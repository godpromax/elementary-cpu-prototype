==> flow/design.v <==
module Reg (
    input clk,we,
    input [1:0] RSA,RWDA,
    input [7:0] i,
    output reg[7:0] S,D
);
reg[7:0] A=8'b0000_0001,B=8'b0000_0010,C=8'b1000_0000; 
parameter a=2'b00,b=2'b01,c=2'b10;   
always @(RSA or RWDA or A or B or C) begin
    case (RSA)
    a:begin S=A;end
    b:begin S=B;end
    c:begin S=C;end
    default:begin S=C;end
    endcase
    case (RWDA)
    a:begin D=A;end
    b:begin D=B;end
    c:begin D=C;end
    default:begin D=C;end
    endcase
end
always @(negedge clk) begin
    if(we==1'b0)begin
        case (RWDA)
        a:begin A<=i;end
        b:begin B<=i;end
        c:begin C<=i;end
        default:begin C<=i;end
        endcase
    end
    else begin A<=A;end 
end
endmodule
# From RTL to reports: Reg
# Tool output for the design above, in the order of the flow.
# Line numbers count from 1 in the design file above.
# Cell names lack the library's common part.
# The mark n/a stands for no value.
[inputs]
design = "Reg"
clock_port = "clk"
library = "sky130hd"
pvt_corner = "tt_025C_1v80"

# Word-level counts
# Source: Yosys, flattened and elaborated, memories not mapped. Widths are those after wreduce. Registers that Yosys merges into a memory's read port (data or address) are not register bits. Print and check cells do not count. Equal cells are merged and count once.
[bits]
reg_bits = 24
latch_bits = 0
mem_bits_rw = 0
romBits = 0
clocked_rd_ports_x_width = 0
memories = 0
inputBits = 14
output_inout_bits = 16
word_cells = 15
[op_classes]
addsub = 0
mul = 0
div_mod_pow = 0
n_cmp = 0
eq_ne = 2
n_shift = 0
mux = 2
logic = 2
n_reduce_logical = 6
[ops]
columns = ["op", "count"]
rows = [
  ["case mux 8 bit (select 2 bit)", 2],
  ["AND reduction 2 bit", 3],
  ["equality test 2 x 1 -> 1 bit (second input constant)", 2],
  ["zero test 2 bit", 2],
  ["NOT 1 bit", 2],
  ["OR reduction 2 bit", 1],
]

# Depth
# Depth = most cells in a row (Yosys ltp): at word level without a register or memory, in the mapped netlist without a sequential cell, where the memories' decode and read muxes count.
[logic_depth]
depth_word = 4
ABC_AREA = 0
mapped_depth = 4
mapped_depth_nobuf = 2

# After synthesis
# Yosys stat after the flow's synthesis: flattened, memories mapped to cells. It holds for the ABC_AREA given above (unset counts as 0); a run with the other value may have another netlist.
# Totals and module areas in this step are rounded.
[types]
columns = ["cell_type", "count"]
rows = [
  ["edfxtp_1", 24],
  ["mux2i_1", 16],
  ["o21ai_1", 16],
  ["nand2_1", 16],
  ["buf_6", 5],
  ["nor3b_2", 1],
  ["nor3_2", 1],
  ["nor2b_1", 1],
  ["inv_1", 1],
]
[synth_totals]
cell_count = 81
yosys_area_um2 = 1110
flip_flops = 24

# 2 stored runs of Reg in the flow (synthesis by Yosys, layout by OpenROAD, sky130hd cells), in arbitrary order. Constraints: input delay and output delay 20% of the set period each, output load 0.01 pF.
# "fin_power_uw": no workload was simulated; the value follows from the tool's default switching activity.
# The results are shown rounded.

[[run]]
name = "stored run 1"
[run.settings]
period_ns = 4.95
CORE_UTILIZATION = 51
SETUP_SLACK_MARGIN = 0.88
PLACE_DENSITY_LB_ADDON = 0.29
GPL_TIMING_DRIVEN = 1
GPL_ROUTABILITY_DRIVEN = 0
CTS_CLUSTER_SIZE = 55
CAP_MARGIN = 25
MAX_ROUTING_LAYER = "met4"
CORE_MARGIN = 2
SLEW_MARGIN = 20
[run.results]
ws_hold_ns = 2.699
ys_area_um2 = 1110
worstSetupSlack_ns = 0.324
total_die_area_um2 = 2565
utilization_frac = 0.746
timing.setup.tns_ns = 0.000
finalCellArea_um2 = 1493
fin_power_uw = 462

[[run]]
name = "stored run 2"
[run.settings]
period_ns = 6.62
CORE_UTILIZATION = 52
SETUP_SLACK_MARGIN = 1.84
PLACE_DENSITY_LB_ADDON = 0.09
HOLD_SLACK_MARGIN = 0.0
CORE_MARGIN = 9
CELL_PAD_IN_SITES_DETAIL_PLACEMENT = 1
CTS_CLUSTER_SIZE = 16
SLEW_MARGIN = 15
MAX_ROUTING_LAYER = "met4"
CAP_MARGIN = 20
[run.results]
outcome = "no results, clock tree synthesis failed with DPL-0033"
